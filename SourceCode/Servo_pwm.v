==> flow/design.v <==
`timescale 1ns / 1ps
 module Servo_pwm(
   input clk,
   output reg angle = 0,  
   input[5:0] sw
   );
  reg[17:0] angle_value;
  always @(*)
   casex(sw) 
   6'bxxxxx1: angle_value = 18'd240000;  
   6'bxxxx1x: angle_value = 18'd200000;  
   6'bxxx1xx: angle_value = 18'd145000;  
   6'bxx1xxx: angle_value = 18'd110000;  
   6'bx1xxxx: angle_value = 18'd95000;  
   6'b1xxxxx: angle_value = 18'd65000;  
   default: angle_value = 18'd0;   
   endcase
  reg [20:0] count = 0;
   always@(posedge clk)
	begin
		count <= count + 1;
        if (count<angle_value)
        angle <= 1;
        else 
        angle <= 0;
   end   
  endmodule
* From RTL to reports: Servo_pwm
What the tools print for Servo_pwm, step after step.
Line numbers count from 1 in the design file above.
Not given: n/a
- Design top :: Servo_pwm
- Clock :: clk
- Library :: sky130hd
- Library corner :: tt_025C_1v80

* Word level
Counts by Yosys on the flattened word-level netlist (proc, flatten, opt, wreduce; memories kept). Register bits leave out memories and registers merged into their read ports (data or address); mux counts leave out enables and synchronous resets folded into registers. Print and check cells are left out. Cells with the same type and inputs are merged into one.
- Add/sub/neg operators :: 1
- $lt $le $gt $ge :: 1
- Mux-type cells :: 7
** Operator list (number)
- 18-bit two-way mux :: 3
- 17-bit two-way mux :: 2
- 21-bit by 1-bit adder with 21-bit output (second input constant) :: 1
- 21-bit by 18-bit less-than comparator with 1-bit output :: 1
- 16-bit two-way mux :: 1
- 1-bit two-way mux :: 1
- Register bits after elaboration :: 22
- Input bits :: 7
- Output and inout port bits :: 1
- Elaborated cells :: 11

* Logic depth
Depth = most cells in a row (Yosys ltp): at word level without a register or memory, in the mapped netlist without a sequential cell, where the memories' decode and read muxes count.
- Word-level depth :: 8
- ABC_AREA :: 0
- Depth in mapped cells :: 9
- Mapped depth without buffers :: 9

* After synthesis
The flow's flattened synthesis, as Yosys stat reports it; memories are mapped. The netlist is that of the ABC_AREA named above (0 if unset); the other value can give another one.
- Standard cells after synthesis :: 138
- Synthesis area :: 1300.0 um^2
- Area of sequential cells :: 440.4 um^2
- Flip-flop cells :: 22
- Buffer cells :: 1
** Cell types
- sky130_fd_sc_hd__dfxtp_1 :: number 22, area in all 440.422 um^2
- sky130_fd_sc_hd__ha_1 :: number 13, area in all 162.656 um^2
- sky130_fd_sc_hd__xnor2_1 :: number 18, area in all 157.651 um^2
- sky130_fd_sc_hd__nand4_1 :: number 7, area in all 43.792 um^2
- sky130_fd_sc_hd__nand3_1 :: number 7, area in all 35.034 um^2
- sky130_fd_sc_hd__inv_1 :: number 9, area in all 33.782 um^2
- sky130_fd_sc_hd__a21oi_1 :: number 6, area in all 30.029 um^2
- sky130_fd_sc_hd__nand2_1 :: number 8, area in all 30.029 um^2
- sky130_fd_sc_hd__nor3_2 :: number 3, area in all 30.029 um^2
- sky130_fd_sc_hd__nor2_1 :: number 7, area in all 26.275 um^2
- sky130_fd_sc_hd__xor2_1 :: number 3, area in all 26.275 um^2
- sky130_fd_sc_hd__a21o_1 :: number 3, area in all 22.522 um^2
- sky130_fd_sc_hd__o21a_1 :: number 3, area in all 22.522 um^2
- sky130_fd_sc_hd__maj3_1 :: number 2, area in all 20.019 um^2
- sky130_fd_sc_hd__nor3_1 :: number 4, area in all 20.019 um^2
- sky130_fd_sc_hd__o21ai_0 :: number 4, area in all 20.019 um^2
- sky130_fd_sc_hd__a2bb2oi_2 :: number 1, area in all 15.014 um^2
- sky130_fd_sc_hd__o221ai_2 :: number 1, area in all 15.014 um^2
Not listed: further types 14, cells in them 17.

* Worst setup path after synthesis
OpenSTA on the mapped netlist: ideal clock, no wires. The path of least setup slack (recovery checks aside). Input and output delay are each 20% of the period. Register names are those of the netlist, which keeps one name where synthesis merged equal registers.
- Kind :: input to register
- Start point :: in sw[2]
- End point :: reg angle
- Clock period :: 2.53 ns
- External input delay :: 0.506 ns
- Setup time :: 0.125 ns
- Time at the first pin :: 0.506 ns
- Arrival :: 1.834 ns
- Required time :: 2.405 ns
- Slack :: 0.570 ns
- Delay of the path :: 1.453 ns
- Stages on the path :: 8
- Buffers on the path :: 1
- Synthesis period reached :: 1.96 ns
"delay of the path" is the arrival time less input delay plus setup time.
"stages on the path": output pins that drive a net of the path, with the launching flip-flop's if there is one; two outputs of one cell count as two.
"synthesis period reached" = period - worst setup slack (recovery checks aside). The figure is calculated, with input and output delays left at 20% of the set period.
Between the ends stands the longest chain of elaborated cells between them, by number of cells; it is not shown to be the way that was timed. Of several equally long chains one is given.
Each line given opens the expression or statement behind the cell; cells for indexed reads and writes are added by Yosys, which also makes memories of some case tables.
- Cells stage by stage :: sky130_fd_sc_hd__buf_6 -> sky130_fd_sc_hd__nor3_1 -> sky130_fd_sc_hd__nand2_1 -> sky130_fd_sc_hd__ha_1 -> sky130_fd_sc_hd__a21oi_1 -> sky130_fd_sc_hd__maj3_1 -> sky130_fd_sc_hd__o211ai_1 -> sky130_fd_sc_hd__a211oi_2
- Length of the longest elaborated chain :: 5
- Elaborated cells between the ends (all ways) :: 5
- Source lines of those cells :: 2
- Classes of those cells :: compare (1); mux (4)
** Ends and longest elaborated chain, post-synthesis
- start: declaration :: line 5 : input[5:0] sw
- 18-bit two-way mux x3 :: line 9 : casex(sw)
- 21-bit by 18-bit less-than comparator with 1-bit output :: line 22 : if (count<angle_value)
- 1-bit two-way mux :: line 22
- end: assignment :: line 23 : angle <= 1;
- end: assignment :: line 25 : angle <= 0;
- end: declaration :: line 4 : output reg angle = 0,

* Timing after layout
From the final timing report of entry A: the path of least setup slack in the routed layout; clock arrival at registers is part of the times.
- Kind :: input to register
- Start point :: in sw[4]
- End point :: reg angle
- Clock period :: 3.02 ns
- External input delay :: 0.60 ns
- Setup time :: 0.11 ns
- Time at the first pin :: 0.60 ns
- Arrival :: 2.67 ns
- Required time :: 3.16 ns
- Slack :: 0.50 ns
- Stages on the path :: 10
- Buffers on the path :: 1
Between the ends stands the longest chain of elaborated cells between them, by number of cells; it is not shown to be the way that was timed. Of several equally long chains one is given.
- Cells stage by stage :: sky130_fd_sc_hd__clkdlybuf4s50_1 -> sky130_fd_sc_hd__inv_1 -> sky130_fd_sc_hd__a21oi_1 -> sky130_fd_sc_hd__inv_1 -> sky130_fd_sc_hd__o21ai_0 -> sky130_fd_sc_hd__ha_1 -> sky130_fd_sc_hd__a21oi_1 -> sky130_fd_sc_hd__maj3_1 -> sky130_fd_sc_hd__o221ai_2 -> sky130_fd_sc_hd__a211oi_2
- Length of the longest elaborated chain :: 7
- Elaborated cells between the ends (all ways) :: 7
- Source lines of those cells :: 2
- Classes of those cells :: compare (1); mux (6)
** Ends and longest elaborated chain, after layout
- start: declaration :: line 5 : input[5:0] sw
- 17-bit two-way mux x2 :: line 9 : casex(sw)
- 18-bit two-way mux x3 :: line 9
- 21-bit by 18-bit less-than comparator with 1-bit output :: line 22 : if (count<angle_value)
- 1-bit two-way mux :: line 22
- end: assignment :: line 23 : angle <= 1;
- end: assignment :: line 25 : angle <= 0;
- end: declaration :: line 4 : output reg angle = 0,

Below are 2 stored runs of the flow (Yosys, OpenROAD; platform sky130hd) on Servo_pwm, each with its settings and what was measured, unordered. Constraints: input delay and output delay 20% of the set period each, output load 0.01 pF.
By "allowed time less slack (worst setup path)" is meant the share of the clock period that the worst setup path is allowed (20% is reserved at inputs, 20% at outputs), minus its slack. Clock arrival times at its registers enter into it.
"overall power" rests on the timing tool's default activity at the inputs, not on a simulated workload.

** Entry A
- Settings :: period_ns=3.02; CORE_UTILIZATION=32; SETUP_SLACK_MARGIN=0.31; CTS_CLUSTER_SIZE=76; SLEW_MARGIN=25; MAX_ROUTING_LAYER=met5; CAP_MARGIN=20; CORE_MARGIN=2
- Synthesis area :: 1300.0 um^2
- Overall die area :: 4588.0 um^2
- Standard-cell area after layout :: 1462.7 um^2
- Utilization after layout :: 37.1 %
- Worst setup slack after layout :: 0.495 ns
- Summed negative setup slack :: 0.000 ns
- Overall power :: 514.3 uW
- Allowed time less slack (worst setup path) :: 1.92 ns
- Class of the worst setup path :: input to register

** Entry B
- Settings :: period_ns=1.59; CORE_UTILIZATION=27; SETUP_SLACK_MARGIN=0.19; PLACE_DENSITY_LB_ADDON=0.27; CORE_ASPECT_RATIO=0.67; CELL_PAD_IN_SITES_GLOBAL_PLACEMENT=0; CTS_CLUSTER_DIAMETER=115; CAP_MARGIN=35; SLEW_MARGIN=20; MIN_ROUTING_LAYER=met2; CORE_MARGIN=2
- Synthesis area :: 1300.0 um^2
- Overall die area :: 5396.8 um^2
- Standard-cell area after layout :: 1886.8 um^2
- Utilization after layout :: 41.2 %
- Worst setup slack after layout :: 0.080 ns
- Summed negative setup slack :: 0.000 ns
- Overall power :: 1112 uW
- Allowed time less slack (worst setup path) :: 1.19 ns
- Class of the worst setup path :: input to register
