==> flow/design.v <==
`timescale 1ns / 1ps
module MOTOR (
         input clk,
	     input [7:0] sw,
	     output reg PWM_output = 0 
);
  reg[15:0] duty_value;
   always @(*)
   casex(sw) 
   8'b00000001: duty_value = 16'd25000;   
   8'b0000001x: duty_value = 16'd30000;   
   8'b000001xx: duty_value = 16'd35000;   
   8'b00001xxx: duty_value = 16'd40000;  
   8'b0001xxxx: duty_value = 16'd45000;  
   8'b001xxxxx: duty_value = 16'd50000;  
   8'b01xxxxxx: duty_value = 16'd55000;  
   8'b1xxxxxxx: duty_value = 16'd65535;  
   default: duty_value = 16'd0;   
   endcase
    reg [15:0] count = 0;
	always@(posedge clk)
	begin
		count <= count + 1;
        if (count<duty_value)
        PWM_output <= 1;
        else 
        PWM_output <= 0;
   end
endmodule
`timescale 1ns / 1ps
module Motor_direction(
   input clk,
   input [11:0]sw,
   input comparator,
   output [3:0] direction, 
   output [1:0]enable,
   output [3:0] an,
   output [6:0] seg
    );
    assign direction = sw[11:8];
    MOTOR u1(
        .clk(clk),
        .sw(sw[7:0]),
        .PWM_output(enable[0]));
    MOTOR u2(
        .clk(clk),
        .sw(sw[7:0]),
        .PWM_output(enable[1]));
    SSD x1(
        .clk(clk),
        .comparator(comparator),
        .sw(sw[11:8]),
        .an(an),
        .seg(seg));
endmodule
`timescale 1ns / 1ps
module SSD(
     input clk,
     input comparator,
     input [11:8] sw,
     output reg [3:0] an,       
     output reg [6:0] seg     
     );
     reg [18:0] count;
     always @ (posedge clk)
          count = count + 1;
     wire [1:0] refresh;
     assign refresh = count[18:17];
     always @ (*)
          case(refresh)
          2'b00:
                    begin
                          if (sw[11:8] == 4'b1001)
                                begin
                                  an = 4'b0111;
                                  seg = 7'b0000011; 
                                end
                          else if (sw[11:8] == 4'b0110)
                                begin
                                  an = 4'b0111;
                                  seg= 7'b0001110;  
                                end 
                         else if (sw[11:8] == 4'b1010)
                             begin
                                 an = 4'b0111;
                                 seg= 7'b1000000;  
                             end 
                         else 
                             begin
                                  an = 4'b0111;
                                  seg= 7'b1000000;  
                             end
               end            
          2'b01:
               begin
                    an = 4'b1011;
                    seg = 7'b1111111; 
               end
          2'b10:
               begin
                    an = 4'b1101;
                    seg = 7'b1111111; 
               end
          2'b11:
               begin     
                         if (comparator == 1)
                                begin
                                  an = 4'b1110;
                                  seg = 7'b1000000; 
                                end
                              else
                                begin
                                  an = 4'b1110;
                                  seg = 7'b1000001;  
                                end
              end
          endcase
endmodule          
# Tool chain data of Motor_direction
# What the tools print for Motor_direction, step after step.
# Lines are those of the file above, counted from 1.
# Cell names lack the library's common part.
# The mark -- stands for no value.
dict set report inputs {
  top_module {Motor_direction}
  clk_port {clk}
  lib {sky130hd}
  pvt_corner {tt_025C_1v80}
}

# Word level
# Source: Yosys, flattened and elaborated, memories not mapped. Widths are those after wreduce; folded enables and synchronous resets count as part of the registers. Registers that Yosys merges into a memory's read port (data or address) are not register bits. Print and check cells do not count. Equal cells are merged and count once.
dict set report bits {
  reg_bits 53
}
dict set report op_classes {
  mux 8
  n_reduce_logical 2
  n_eq 12
  add_sub_neg 3
  cmp 2
}
# operator count
set ops {}
lappend ops {{16-bit parallel mux with 8-bit select} 1}
lappend ops {{16-bit by 1-bit adder with 16-bit output (second input constant)} 2}
lappend ops {{16-bit less-than comparator} 2}
lappend ops {{7-bit parallel mux with 3-bit select} 1}
lappend ops {{19-bit by 1-bit adder with 19-bit output (second input constant)} 1}
lappend ops {{4-bit parallel mux with 4-bit select} 1}
lappend ops {{7-bit 2-to-1 mux} 2}
lappend ops {{8-bit by 1-bit equality test with 1-bit output (second input constant)} 1}
lappend ops {{7-bit by 1-bit equality test with 1-bit output (second input constant)} 1}
lappend ops {{6-bit by 1-bit equality test with 1-bit output (second input constant)} 1}
lappend ops {{5-bit by 1-bit equality test with 1-bit output (second input constant)} 1}
lappend ops {{2-bit by 1-bit equality test with 1-bit output (second input constant)} 2}
lappend ops {{2-bit equality test (second input constant)} 2}
lappend ops {{4-bit by 1-bit equality test with 1-bit output (second input constant)} 1}
lappend ops {{4-bit by 3-bit equality test with 1-bit output (second input constant)} 1}
lappend ops {{4-bit equality test (second input constant)} 1}
lappend ops {{3-bit by 1-bit equality test with 1-bit output (second input constant)} 1}
lappend ops {{1-bit 2-to-1 mux} 3}
lappend ops {{2-bit zero test} 1}
lappend ops {{2-bit OR reduction} 1}

# Depth
# Yosys ltp: most cells in a row. Word level: on the elaborated netlist, between registers, memories and ports. Mapped: between sequential cells and ports; inverters and the memories' decode and read muxes count.
dict set report logic_depth {
  word_depth 4
  ABC_AREA 1
  ltp_mapped 13
  mapped_depth_nobuf 13
}

# Synthesis result
# Source: synth_stat.txt of the flow (Yosys; design flattened, memories mapped). It holds for the ABC_AREA given above (unset counts as 0); a run with the other value may have another netlist.
dict set report synth_totals {
  yosys_area_um2 3136.8
  seq_area_um2 1061.0
  ff_cells 53
  cell_count 397
}
# cell_type count type_area_um2
set by_type {}
lappend by_type {dfxtp_1 53 1.06E+03}
lappend by_type {ha_1 39 487.968}
lappend by_type {nand2_1 93 349.085}
lappend by_type {xor2_1 28 245.235}
lappend by_type {inv_1 49 183.926}
lappend by_type {nor2_1 29 108.854}
lappend by_type {xnor2_1 10 87.584}
lappend by_type {nand3_1 15 75.072}
lappend by_type {nor3_1 15 75.072}
lappend by_type {a21oi_1 14 70.067}
lappend by_type {buf_4 8 60.058}
lappend by_type {nand4_1 9 56.304}
lappend by_type {nand3_2 4 40.038}
lappend by_type {o21ai_0 8 40.038}
lappend by_type {nor2_2 6 37.536}
lappend by_type {nor2_4 3 33.782}
lappend by_type {nor3_4 2 32.531}
lappend by_type {nand3b_1 3 22.522}
# Other cell types: 7; their cells: 9.

# Path before layout
# OpenSTA on the mapped netlist: ideal clock, no wires. The path of least setup slack (recovery checks aside). Input and output delay are each 20% of the period. Register names are those of the netlist, which keeps one name where synthesis merged equal registers.
dict set report synth_timing {
  kind {input-to-reg}
  start {input port sw[6]}
  end {register u1.PWM_output}
  path_buffers 0
  driving_pins 12
  delay_ns 1.504
  t_first_pin_ns 0.842
  setup_ns 0.070
  arrival_ns 2.276
  in_delay_ns 0.842
  path_slack_ns 1.864
  period_ns 4.21
  synth_period_reached_ns 2.346
}
# "delay_ns" is the arrival time less input delay plus setup time.
# "driving_pins": output pins that drive a net of the path, with the launching flip-flop's if there is one; two outputs of one cell count as two.
# "synth_period_reached_ns" = period - worst setup slack (recovery checks aside). The figure is calculated, with input and output delays left at 20% of the set period.
# Between the ends stands the longest chain of elaborated cells between them, by number of cells; it is not shown to be the way that was timed. Of several equally long chains one is given.
# A line is the first line of the expression or statement that the cell stems from. Yosys adds cells for indexed reads and writes and turns some case tables into memories.
dict set report synth_between {
  cell_sequence {nor2_1 nand2_1 nor2_1 nand2_1 nand2_1 nor3_1 ha_1 a21oi_1 nor2_1 nor3_1 nand2_1 a21oi_1}
  elab_chain_cells 4
  cone_cells 10
  lines_between 2
}
# element line
set synth_lines {}
lappend synth_lines {{from (decl)} 33} ;# input [11:0]sw,
lappend synth_lines {{2-bit by 1-bit equality test with 1-bit output} 9} ;# casex(sw)
lappend synth_lines {{16-bit parallel mux with 8-bit select} 9}
lappend synth_lines {{16-bit less-than comparator} 24} ;# if (count<duty_value)
lappend synth_lines {{1-bit 2-to-1 mux} 24}
lappend synth_lines {{to (assign)} 25} ;# PWM_output <= 1;
lappend synth_lines {{to (assign)} 27} ;# PWM_output <= 0;
lappend synth_lines {{to (decl)} 5} ;# output reg PWM_output = 0

# Worst path after layout
# From the final timing report of run A: the path of least setup slack in the routed layout; clock arrival at registers is part of the times.
dict set report layout_timing {
  kind {input-to-reg}
  start {input port sw[2]}
  end {register u2.PWM_output}
  in_delay_ns 0.44
  setup_ns 0.06
  arrival_ns 2.21
  path_slack_ns 0.27
  driving_pins 13
  path_buffers 4
  period_ns 2.22
  t_first_pin_ns 0.44
}
# Between the ends stands the longest chain of elaborated cells between them, by number of cells; it is not shown to be the way that was timed. Of several equally long chains one is given.
dict set report layout_between {
  cell_sequence {dlygate4sd2_1 inv_2 buf_4 nor3_4 buf_6 nor3b_4 buf_6 ha_4 nand2_1 nor2_1 nor3_1 nand2_1 a21oi_1}
  elab_chain_cells 4
  cone_cells 6
  lines_between 2
}
# element line
set layout_lines {}
lappend layout_lines {{from (decl)} 33} ;# input [11:0]sw,
lappend layout_lines {{6-bit by 1-bit equality test with 1-bit output} 9} ;# casex(sw)
lappend layout_lines {{16-bit parallel mux with 8-bit select} 9}
lappend layout_lines {{16-bit less-than comparator} 24} ;# if (count<duty_value)
lappend layout_lines {{1-bit 2-to-1 mux} 24}
lappend layout_lines {{to (assign)} 25} ;# PWM_output <= 1;
lappend layout_lines {{to (assign)} 27} ;# PWM_output <= 0;
lappend layout_lines {{to (decl)} 5} ;# output reg PWM_output = 0

; Motor_direction through Yosys and OpenROAD on sky130hd: 2 stored runs, unordered, with their settings and measured results. The constraints put input and output delay at 20% of the set period each and load the outputs with 0.01 pF.
; "worst_path_ns" = time allowed to the worst setup path (clock period - input delay - output delay, where it has them) - its slack; a late launch clock adds to it, a late capture clock takes from it.
; By "power_mw" is meant OpenSTA's value without simulated activity: inputs other than the clock are taken to toggle once in ten clock periods, and the tool carries that through the logic.

[run A: settings]
period_ns = 2.22
CORE_UTILIZATION = 48
SETUP_SLACK_MARGIN = 0.52
PLACE_DENSITY = 0.85
CORE_ASPECT_RATIO = 0.92
CELL_PAD_IN_SITES_GLOBAL_PLACEMENT = 0
TNS_END_PERCENT = 45
ABC_AREA = 1
GPL_ROUTABILITY_DRIVEN = 0
CTS_CLUSTER_SIZE = 36
CTS_CLUSTER_DIAMETER = 293
CAP_MARGIN = 20
CORE_MARGIN = 2
SLEW_MARGIN = 20
[run A: results]
stdcell_area_um2 = 3995.1
tns_ns = 0.000
final_die_area_um2 = 7198.4
post_synth_area_um2 = 3136.8
worst_path_ns = 1.50
critical_path_kind = input-to-reg
power_mw = 1.620
worst_setup_slack_ns = 0.272

[run B: settings]
period_ns = 2.54
CORE_UTILIZATION = 64
SETUP_SLACK_MARGIN = 0.03
CORE_ASPECT_RATIO = 1.45
CORE_MARGIN = 5
CELL_PAD_IN_SITES_DETAIL_PLACEMENT = 0
TNS_END_PERCENT = 55
GPL_TIMING_DRIVEN = 1
SLEW_MARGIN = 10
CAP_MARGIN = 20
[run B: results]
stdcell_area_um2 = 3600.9
tns_ns = 0.000
final_die_area_um2 = 6104.6
post_synth_area_um2 = 2957.8
worst_path_ns = 1.94
critical_path_kind = input-to-reg
power_mw = 1.448
worst_setup_slack_ns = 0.094
