==> flow/design.v <==
`timescale 1ns / 1ps
module Servo(
input clk, reset,
output enable1,
output enable2
);
wire timerDone;
reg timerActive= 0;
reg [3:0] Seconds = 4'b0000;
wire n_clk;    
localparam servo90d=18'd145000,servo180d=18'd65000,servo0d=18'd240000,servo30d=18'd200000,servo150d=18'd95000,servo135d = 18'd110000;
reg [17:0] angle_value_servo1 = servo90d;
reg [17:0] angle_value_servo2 = servo90d;
 reg[2:0] Servo_FSM = 3'b000; 
Servo_PWM servo1(
.clk(clk),
.angle_value(angle_value_servo1),
.angle(enable1));
Servo_PWM servo2(
.clk(clk),
.angle_value(angle_value_servo2),
.angle(enable2));
delay_seconds test(.clk(clk), .limit(Seconds), .active(timerActive), .signal(timerDone));
 always @(posedge clk)
 begin
     case (Servo_FSM)
     3'b000:
     begin 
     angle_value_servo1 <= servo90d;
     angle_value_servo2 <= servo90d;
     Seconds = 2;  
     timerActive = 1;
     if (timerDone)
     begin
       timerActive = 0;
       Seconds = 0;
       Servo_FSM = 3'b001;
     end
   end  
   3'b001:
     begin 
     angle_value_servo1 <= servo180d;
     Seconds = 2;    
     timerActive = 1;
     if (timerDone)
     begin
       timerActive = 0;
       Seconds = 0;
       Servo_FSM = 3'b010;
     end
   end  
   3'b010:
     begin 
     angle_value_servo2 <= servo180d;
     Seconds = 2;     
     timerActive = 1;
     if (timerDone)
     begin
       timerActive = 0;
       Seconds = 0;
       Servo_FSM = 3'b011;
     end
   end  
   3'b011:
     begin 
      angle_value_servo1 <= servo90d;
     angle_value_servo2 <= servo90d;
     Seconds = 2;     
     timerActive = 1;
     if (timerDone)
     begin
       timerActive = 0;
       Seconds = 0;
       Servo_FSM <= 3'b100;
     end
   end  
    3'b100:
     begin
     end
 endcase      
   end 
endmodule
`timescale 1ns / 1ps
 module Servo_PWM(
   input clk,
   input[17:0] angle_value,
   output reg angle = 0
   );
  reg [20:0] count = 0;
   always@(posedge clk)
	begin
		count <= count + 1;
        if (count<angle_value)
         angle <= 1;
        else 
        angle <= 0;
   end   
  endmodule
`timescale 1ns / 1ps
module delay_seconds(
    input clk,
    input[3:0] limit,
    input active,
    output reg signal = 0
    );
reg reset = 0;
reg [31:0] counter = 0;
reg [3:0] second_counter = 0;
    reg [31:0] Period = 200000000;
always@ (posedge clk)
begin
  if(reset)
   begin
     counter = 0;
     second_counter=0;
     signal = 0;
    end 
    if (active)
    begin   
    if (second_counter<limit)
    begin
    reset = 0;
    if (counter<Period)
    begin
    counter <= counter + 1;
    end
    else 
    begin 
    counter = 0;
    second_counter <= second_counter + 1;
    end
   end
   else
   begin 
   signal = 1;
   reset = 1; 
   end
  end
 end
endmodule
---- Reports on Servo ----
Tool output for the design above, in the order of the flow.
Line numbers count from 1 in the design file above.
Operators carry their Yosys type and port widths (W data, S select, Z words).
Library cell names are shortened.
The mark n/a stands for no value.
design
  top module .............................. Servo
  clock port .............................. clk
  library ................................. sky130hd
  timing corner ........................... tt_025C_1v80

---- Word level ----
Counts by Yosys on the flattened word-level netlist (proc, flatten, opt, wreduce; memories kept). Register bits leave out memories and registers merged into their read ports (data or address). Print and check cells are left out.
word-level totals
  flip-flop bits (word level) ............. 126
operators by class
  muxes and demuxes ....................... 25
  add/sub/neg operators ................... 4
  $lt $le $gt $ge ......................... 4
  reduce/logical cells .................... 7
  eq/ne operators ......................... 7
operators with widths
  kind                     count
  $mux W32                 4
  $pmux W18 S2             2
  $add A21 B1 Y21 const B  2
  $lt A21 B18 Y1           2
  $add A32 B1 Y32 const B  1
  $lt A32 B28 Y1 const B   1
  $mux W4                  5
  $pmux W3 S4              1
  $mux W3                  4
  $ne A2 B1 Y1 const B     4
  $mux W1                  8
  $eq A3 B2 Y1 const B     2
  $reduce_and A5 Y1        1
  $reduce_bool A2 Y1       2
  $add A4 B1 Y4 const B    1
  $lt A4 B4 Y1             1
  $reduce_bool A4 Y1       1
  $reduce_or A4 Y1         1
  $eq A3 B1 Y1 const B     1
  $logic_not A3 Y1         1
  $reduce_or A2 Y1         1
  $mux W2                  1

---- Depth ----
Longest topological path by Yosys (ltp), each cell counted once; first at word level (registers and memories cut), then after technology mapping (sequential cells cut; the memories' decode and read muxes count).
depth
  depth after elaboration ................. 5
  ABC_AREA ................................ 1
  mapped depth ............................ 14
  mapped depth without buffers ............ 13

---- Mapped cells and area ----
The flow's flattened synthesis, as Yosys stat reports it; memories are mapped. The netlist is that of the ABC_AREA named above (0 if unset); the other value can give another one.
cells by type
  cell      count
  dfxtp_1   81
  nand2_1   138
  nor2_1    92
  xor2_1    38
  edfxtp_1  9
  inv_1     62
  ha_1      18
  nand3_1   38
  xnor2_1   13
  nor3_1    18
  nand4_1   12
  o21ai_0   14
  nor2_2    9
  buf_6     4
  nand2_2   7
  nand3b_1  5
  nand3_2   3
  nor4_1    3
Not listed: further types 14, cells in them 20.
synthesis totals
  standard cells after synthesis .......... 584
  cell area after synthesis ............... 4448.0 µm²
  sequential area ......................... 1891.8 µm²
  mapped flip-flops ....................... 90

---- Worst setup path after synthesis ----
OpenSTA on the mapped netlist: ideal clock, no wires. The path of least setup slack (recovery checks aside). Input and output delay are each 20% of the period. Register names are those of the netlist, which keeps one name where synthesis merged equal registers.
timing after synthesis
  path type ............................... flip-flop to flip-flop
  start point ............................. register test.reset
  end point ............................... register test.counter[12]
  path slack .............................. 0.286 ns
  path delay .............................. 2.125 ns
  stages .................................. 13
  library setup time ...................... 0.115 ns
  data required time ...................... 2.295 ns
  clock period ............................ 2.41 ns
  data arrival time ....................... 2.010 ns
  synthesis period reached ................ 2.124 ns
"path delay" is the arrival time less input delay plus setup time.
"stages" counts driving pins, that of a launching flip-flop among them; a cell with two outputs on the path counts twice.
"synthesis period reached" is the clock period less the worst setup slack; recovery checks do not enter. This is arithmetic on one report: input and output delays are still those of the set period (20% each).
Between the ends stands the longest chain of elaborated cells between them, by number of cells; it is not shown to be the way that was timed. Of several equally long chains one is given.
A line is the first line of the expression or statement that the cell stems from. Yosys adds cells for indexed reads and writes and turns some case tables into memories.
A register here has more assigning lines than the two given.
between the ends, after synthesis
  cell sequence ........................... edfxtp_1 > inv_2 > buf_6 > clkbuf_1 > nand2_1 > inv_1 > ha_1 > nand3_1 > nor2_2 > nand3_2 > nor2_2 > xor2_1 > nor2_1
  cells in the longest elaborated chain ... 5
ends and longest elaborated chain, after synthesis
  element          line  RTL
  from (decl)      106   reg reset = 0;
  from (assign)    122   reset = 0;
  from (assign)    136   reset = 1;
  $mux W32         112   if(reset)
  $add A32 B1 Y32  125   counter <= counter + 1;
  $mux W32         123   if (counter<Period)
  $mux W32         120   if (second_counter<limit)
  $mux W32         118   if (active)
  to (assign)      114   counter = 0;
  to (assign)      125
  to (decl)        107   reg [31:0] counter = 0;

---- Worst path after layout ----
Path of least setup slack in the final report of stored run 1 (OpenROAD, finished layout, wires in). Where an end is a register, its clock arrival counts in the times.
timing after layout
  path type ............................... flip-flop to flip-flop
  start point ............................. register test.reset
  end point ............................... register test.counter[20]
  stages .................................. 11
  clock period ............................ 4.41 ns
  library setup time ...................... 0.12 ns
  path slack .............................. 1.71 ns
  data required time ...................... 4.62 ns
  data arrival time ....................... 2.92 ns
Between the ends stands the longest chain of elaborated cells between them, by number of cells; it is not shown to be the way that was timed. Of several equally long chains one is given.
A register here has more assigning lines than the two given.
between the ends, after layout
  cell sequence ........................... edfxtp_1 > inv_2 > nand2_1 > nor2_1 > nand2_1 > nor2_1 > nand2_1 > nand3_2 > nand2_2 > inv_2 > nor2_1
  cells in the longest elaborated chain ... 5
ends and longest elaborated chain, after layout
  element          line  RTL
  from (decl)      106   reg reset = 0;
  from (assign)    122   reset = 0;
  from (assign)    136   reset = 1;
  $mux W32         112   if(reset)
  $add A32 B1 Y32  125   counter <= counter + 1;
  $mux W32         123   if (counter<Period)
  $mux W32         120   if (second_counter<limit)
  $mux W32         118   if (active)
  to (assign)      114   counter = 0;
  to (assign)      125
  to (decl)        107   reg [31:0] counter = 0;

FLOW RESULTS
============

Measured results for Servo: 2 stored runs of the Yosys and OpenROAD flow on sky130hd. The settings differ; the order carries no meaning. The constraints put input and output delay at 20% of the set period each and load the outputs with 0.01 pF.
By "achieved clock period (ns)" is meant the clock period of the run minus its worst setup slack. This is arithmetic on one report: input and output delays are still those of the set period (20% each).
"finish__power__total": no workload was simulated; the value follows from the tool's default switching activity.

Flow files of stored run 1
==> flow/run.sh <==
#!/bin/bash
# the make line also repeats the synthesis and layout settings of config.mk as NAME=value (left out here)
make -C /OpenROAD-flow-scripts/flow DESIGN_CONFIG=/design/flow/config.mk WORK_HOME=/design/flow/orfs CLKGATE_MAP_FILE= finish
==> flow/config.mk <==
export PLATFORM = sky130hd
export DESIGN_NAME = Servo
export DESIGN_NICKNAME = Servo
export VERILOG_FILES = /design/flow/design.v
export SDC_FILE = /design/flow/constraint.sdc
export NUM_CORES = 4
export LEC_CHECK = 0
export ABC_AREA = 1
export CAP_MARGIN = 20
export CELL_PAD_IN_SITES_GLOBAL_PLACEMENT = 3
export CORE_ASPECT_RATIO = 0.5
export CORE_MARGIN = 2
export CORE_UTILIZATION = 23
export CTS_CLUSTER_DIAMETER = 212
export CTS_CLUSTER_SIZE = 16
export GPL_ROUTABILITY_DRIVEN = 1
export HOLD_SLACK_MARGIN = 0.01
export MAX_ROUTING_LAYER = met5
export PLACE_DENSITY = 0.88
export SETUP_SLACK_MARGIN = 0.48
export SLEW_MARGIN = 20
export TNS_END_PERCENT = 100
==> flow/constraint.sdc <==
create_clock -name core_clock -period 4.41 [get_ports {clk}]
set_input_delay 0.8820 -clock core_clock [delete_from_list [all_inputs] [get_ports {clk}]]
set_output_delay 0.8820 -clock core_clock [all_outputs]
set_load 0.01 [all_outputs]

report of stored run 1
yosys chip area after synthesis (um^2): 4448.0
finish__design__die__area: 20535.6
finish__design__instance__area__stdcell: 5037.3
finish__design__instance__utilization: 0.2700
finish__timing__setup__ws: 1.705
finish__timing__setup__tns: 0.000
finish__timing__hold__ws: 0.401
finish__power__total: 1.603e-03
achieved clock period (ns): 2.705

Flow files of stored run 2
==> flow/run.sh <==
#!/bin/bash
# the make line also repeats the synthesis and layout settings of config.mk as NAME=value (left out here)
make -C /OpenROAD-flow-scripts/flow DESIGN_CONFIG=/design/flow/config.mk WORK_HOME=/design/flow/orfs CLKGATE_MAP_FILE= finish
==> flow/config.mk <==
export PLATFORM = sky130hd
export DESIGN_NAME = Servo
export DESIGN_NICKNAME = Servo
export VERILOG_FILES = /design/flow/design.v
export SDC_FILE = /design/flow/constraint.sdc
export NUM_CORES = 4
export LEC_CHECK = 0
export ABC_AREA = 0
export CAP_MARGIN = 25
export CELL_PAD_IN_SITES_DETAIL_PLACEMENT = 2
export CORE_MARGIN = 2
export CORE_UTILIZATION = 28
export CTS_CLUSTER_DIAMETER = 377
export GPL_ROUTABILITY_DRIVEN = 1
export MIN_ROUTING_LAYER = met2
export PLACE_DENSITY = 0.85
export SETUP_SLACK_MARGIN = 0.81
export SLEW_MARGIN = 10
==> flow/constraint.sdc <==
create_clock -name core_clock -period 3.04 [get_ports {clk}]
set_input_delay 0.6080 -clock core_clock [delete_from_list [all_inputs] [get_ports {clk}]]
set_output_delay 0.6080 -clock core_clock [all_outputs]
set_load 0.01 [all_outputs]

report of stored run 2
yosys chip area after synthesis (um^2): 4056.4
finish__design__die__area: 15465.4
finish__design__instance__area__stdcell: 4690.8
finish__design__instance__utilization: 0.3340
finish__timing__setup__ws: 0.910
finish__timing__setup__tns: 0.000
finish__timing__hold__ws: 0.447
finish__power__total: 2.313e-03
achieved clock period (ns): 2.130
